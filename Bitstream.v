==> flow/design.v <==
module bitstream_mux (
    (* X_INTERFACE_PARAMETER = "XIL_INTERFACENAME clk, FREQ_HZ 24000000, PHASE 0.0, ASSOCIATED_RESET rst" *)
    (* X_INTERFACE_INFO = "xilinx.com:signal:clock:1.0 clk CLK" *)
    input  wire clk,
    (* X_INTERFACE_INFO = "xilinx.com:signal:reset:1.0 rst RST" *)
    input  wire rst,
    input  wire enable,
    (* X_INTERFACE_PARAMETER = "XIL_INTERFACENAME rle_stream_in, TDATA_NUM_BYTES 128, HAS_TREADY 0" *)
    (* X_INTERFACE_INFO = "xilinx.com:interface:axis:1.0 rle_stream_in TDATA" *)
    input  wire [1023:0] rle_block,
    (* X_INTERFACE_INFO = "xilinx.com:interface:axis:1.0 rle_stream_in TVALID" *)
    input  wire rle_valid,
    (* X_INTERFACE_INFO = "xilinx.com:signal:data:1.0 rle_pair_count DATA" *)
    input  wire [6:0]     pair_count,
    (* X_INTERFACE_INFO = "xilinx.com:signal:data:1.0 rle_channel_id DATA" *)
    input  wire [1:0]     rle_channel_id,
    (* X_INTERFACE_INFO = "xilinx.com:signal:data:1.0 rle_ready DATA" *)
    output wire           rle_ready,
    (* X_INTERFACE_PARAMETER = "XIL_INTERFACENAME bitstream_out, TDATA_NUM_BYTES 1, HAS_TREADY 0" *)
    (* X_INTERFACE_INFO = "xilinx.com:interface:axis:1.0 bitstream_out TDATA" *)
    output reg  [7:0] stream_out,
    (* X_INTERFACE_INFO = "xilinx.com:interface:axis:1.0 bitstream_out TVALID" *)
    output reg  stream_valid,
    (* X_INTERFACE_INFO = "xilinx.com:signal:data:1.0 stream_channel DATA" *)
    output reg  [1:0] out_channel_id,
    (* X_INTERFACE_INFO = "xilinx.com:signal:data:1.0 block_done DATA" *)
    output reg  block_done,
    (* X_INTERFACE_INFO = "xilinx.com:signal:data:1.0 busy DATA" *)
    output reg  busy
);
localparam integer MAX_PAIRS = 64;
localparam [1:0] S_IDLE      = 2'd0;
localparam [1:0] S_LOAD      = 2'd1;
localparam [1:0] S_OUTPUT    = 2'd2;
localparam [1:0] S_WAIT_BYTE = 2'd3;
reg [1:0] state;
reg [15:0] pair_buffer [0:MAX_PAIRS-1];
reg [6:0]  total_pairs;
reg [6:0]  pair_index;
reg        output_low_byte;
integer i;
assign rle_ready = (state == S_IDLE);
always @(posedge clk) begin
    if (rst) begin
        state           <= S_IDLE;
        stream_out      <= 8'd0;
        stream_valid    <= 1'b0;
        out_channel_id  <= 2'd0;
        block_done      <= 1'b0;
        busy            <= 1'b0;
        total_pairs     <= 7'd0;
        pair_index      <= 7'd0;
        output_low_byte <= 1'b0;
        for (i = 0; i < MAX_PAIRS; i = i + 1) begin
            pair_buffer[i] <= 16'd0;
        end
    end else begin
        stream_valid <= 1'b0;
        block_done   <= 1'b0;
        case (state)
            S_IDLE: begin
                busy <= 1'b0;
                if (rle_valid && enable) begin
                    busy <= 1'b1;
                    for (i = 0; i < MAX_PAIRS; i = i + 1) begin
                        pair_buffer[i] <= rle_block[i*16 +: 16];
                    end
                    total_pairs     <= pair_count;
                    pair_index      <= 7'd0;
                    output_low_byte <= 1'b0;
                    out_channel_id  <= rle_channel_id;
                    state           <= S_OUTPUT;
                end
            end
            S_OUTPUT: begin
                busy <= 1'b1;
                if (pair_index < total_pairs) begin
                    if (!output_low_byte) begin
                        stream_out      <= pair_buffer[pair_index][15:8];
                        stream_valid    <= 1'b1;
                        output_low_byte <= 1'b1;
                    end else begin
                        stream_out      <= pair_buffer[pair_index][7:0];
                        stream_valid    <= 1'b1;
                        output_low_byte <= 1'b0;
                        pair_index      <= pair_index + 7'd1;
                    end
                end else begin
                    block_done <= 1'b1;
                    busy       <= 1'b0;
                    state      <= S_IDLE;
                end
            end
            default: state <= S_IDLE;
        endcase
    end
end
endmodule
Tool chain data of bitstream_mux
The steps from the RTL of bitstream_mux to its reports follow in flow order.
Lines are those of the file above, counted from 1.
Operators carry their Yosys type and port widths (W data, S select, Z words).
{ "inputs": {"design": "bitstream_mux", "clk_port": "clk", "lib": "sky130hd", "lib_corner": "tt_025C_1v80"} }

Word level
Counts by Yosys on the flattened word-level netlist (proc, flatten, opt, wreduce). Print and check cells are left out. Cells with the same type and inputs are merged into one.
{ "bits": {"reg_bits": 1054, "output_inout_bits": 14, "elab_cells": 171} }
{ "op_classes": {"compare": 1, "bitwise": 1, "addsub": 1, "reduce_logical": 10, "equal": 68, "n_mux": 17} }
{ "ops": {"columns": ["operator", "count"], "rows": [
  ["$pmux W16 S64", 1],
  ["$eq A6 B6 Y1 const B", 32],
  ["$eq A6 B5 Y1 const B", 16],
  ["$eq A6 B4 Y1 const B", 8],
  ["$eq A6 B3 Y1 const B", 4],
  ["$mux W7", 3],
  ["$pmux W7 S2", 1],
  ["$eq A6 B2 Y1 const B", 2],
  ["$ne A2 B2 Y1 const B", 4],
  ["$mux W8", 1],
  ["$add A7 B1 Y7 const B", 1],
  ["$lt A7 B7 Y1", 1],
  ["$reduce_and A2 Y1", 3],
  ["$eq A6 B1 Y1 const B", 1],
  ["$logic_not A6 Y1", 1],
  ["$mux W1", 6],
  ["$reduce_and A4 Y1", 1],
  ["$pmux W2 S2", 1],
  ["$pmux W1 S2", 2],
  ["$mux W2", 2],
  ["$reduce_and A3 Y1", 1],
  ["$eq A2 B2 Y1 const B", 1],
  ["$logic_not A2 Y1", 1],
  ["$reduce_bool A2 Y1", 1],
  ["$reduce_or A2 Y1", 1],
  ["$logic_and A1 B1 Y1", 1],
  ["$not A1 Y1", 1]
]} }

Logic depth
Yosys ltp: most cells in a row. Word level: on the elaborated netlist, between registers, memories and ports. Mapped: between sequential cells and ports; inverters and the memories' decode and read muxes count.
{ "logic_depth": {"word_depth": 4, "ABC_AREA": 0, "depth_mapped": 15, "ltp_nobuf": 10} }

Synthesis result
Source: synth_stat.txt of the flow (Yosys; design flattened, memories mapped). It holds for the ABC_AREA given above (unset counts as 0); a run with the other value may have another netlist.
{ "types": {"columns": ["type", "count", "type_area_um2"], "rows": [
  ["sky130_fd_sc_hd__dfxtp_1", 1054, 2.11E+04],
  ["sky130_fd_sc_hd__nand2_1", 2169, 8.14E+03],
  ["sky130_fd_sc_hd__a21oi_1", 1063, 5.32E+03],
  ["sky130_fd_sc_hd__a22oi_1", 342, 2.57E+03],
  ["sky130_fd_sc_hd__clkbuf_1", 420, 1.58E+03],
  ["sky130_fd_sc_hd__a22o_1", 43, 376.611],
  ["sky130_fd_sc_hd__nor2_1", 89, 334.07],
  ["sky130_fd_sc_hd__nand4_1", 50, 312.8],
  ["sky130_fd_sc_hd__a32oi_1", 30, 262.752],
  ["sky130_fd_sc_hd__a221oi_1", 27, 236.477],
  ["sky130_fd_sc_hd__nand3_1", 47, 235.226],
  ["sky130_fd_sc_hd__mux2i_1", 23, 230.221],
  ["sky130_fd_sc_hd__nor3_1", 42, 210.202],
  ["sky130_fd_sc_hd__and3_1", 24, 150.144],
  ["sky130_fd_sc_hd__mux2_2", 13, 146.39],
  ["sky130_fd_sc_hd__nor4_1", 23, 143.888],
  ["sky130_fd_sc_hd__o21ai_0", 26, 130.125],
  ["sky130_fd_sc_hd__ha_1", 10, 125.12]
]} }
Other cell types: 51; their cells: 227.
{ "mapped": {"sequential_area_um2": 21100.2, "buffers": 469, "ffs": 1054, "area_um2": 43210.2, "mapped_cells": 5722} }

Path before layout
Source: OpenSTA report_checks on the synthesized netlist (no wires, ideal clock, input and output delay 20% of the period each), path of least setup slack; recovery checks are left aside. Register names are those of the netlist, which keeps one name where synthesis merged equal registers.
{ "synth_path": {"path_kind": "register to register", "from": "register pair_index[0]", "to": "register stream_out[0]", "tclk_ns": 4.28, "setup_ns": 0.130, "stages": 13, "n_path_buf": 2, "arrival_ns": 2.779, "setup_slack_ns": 1.371, "delay_ns": 2.909, "period_less_setup_slack_ns": 2.909} }
"delay_ns" is the arrival time less input delay plus setup time.
"stages" counts driving pins, that of a launching flip-flop among them; a cell with two outputs on the path counts twice.
"period_less_setup_slack_ns" = period - worst setup slack (recovery checks aside). The figure is calculated, with input and output delays left at 20% of the set period.
The rows between start and end are the longest chain of elaborated cells between them; the timing report does not say that the signal goes this way. Where chains are equally long, one stands for them.
Each line given opens the expression or statement behind the cell; cells for indexed reads and writes are added by Yosys, which also makes memories of some case tables.
A register here has more assigning lines than the two given.
{ "synth_between": {"path_cell_list": "sky130_fd_sc_hd__dfxtp_1 -> sky130_fd_sc_hd__inv_1 -> sky130_fd_sc_hd__ha_1 -> sky130_fd_sc_hd__clkbuf_1 -> sky130_fd_sc_hd__buf_2 -> sky130_fd_sc_hd__nand3_1 -> sky130_fd_sc_hd__nor3_1 -> sky130_fd_sc_hd__a2111oi_0 -> sky130_fd_sc_hd__nand3_1 -> sky130_fd_sc_hd__or4_1 -> sky130_fd_sc_hd__or4_1 -> sky130_fd_sc_hd__mux2i_1 -> sky130_fd_sc_hd__o22ai_1", "elab_chain_len": 3} }
{ "synth_rtl": {"columns": ["element", "line", "text"], "rows": [
  ["start, declared", 39, "reg [6:0]  pair_index;"],
  ["start, assigned", 52, "pair_index      <= 7'd0;"],
  ["start, assigned", 86, "pair_index      <= pair_index + 7'd1;"],
  ["$eq A6 B6 Y1", 79, "stream_out      <= pair_buffer[pair_index][15:8];"],
  ["$pmux W16 S64", 79, null],
  ["$mux W8", 78, "if (!output_low_byte) begin"],
  ["end, assigned", 79, null],
  ["end, assigned", 83, "stream_out      <= pair_buffer[pair_index][7:0];"],
  ["end, declared", 21, "output reg  [7:0] stream_out,"]
]} }

==> results <==
Stored flow runs of bitstream_mux (2 of them; Yosys, OpenROAD, sky130hd). They differ in their settings and are not a sequence. Constraints: input delay and output delay 20% of the set period each, output load 0.01 pF.

settings of run 1
{
  "period_ns": 4.64,
  "CORE_UTILIZATION": 72,
  "PLACE_DENSITY_LB_ADDON": 0.25,
  "CORE_MARGIN": 9,
  "CELL_PAD_IN_SITES_DETAIL_PLACEMENT": 0,
  "ABC_AREA": 0,
  "CTS_CLUSTER_SIZE": 34,
  "CTS_CLUSTER_DIAMETER": 99,
  "CAP_MARGIN": 20,
  "MIN_ROUTING_LAYER": "met2",
  "SLEW_MARGIN": 20
}
report of run 1: did not finish, place, PPL-0024

settings of run 2
{
  "period_ns": 3.65,
  "CORE_UTILIZATION": 70,
  "CAP_MARGIN": 20,
  "CORE_MARGIN": 2,
  "SLEW_MARGIN": 20
}
report of run 2: did not finish, place, PPL-0024
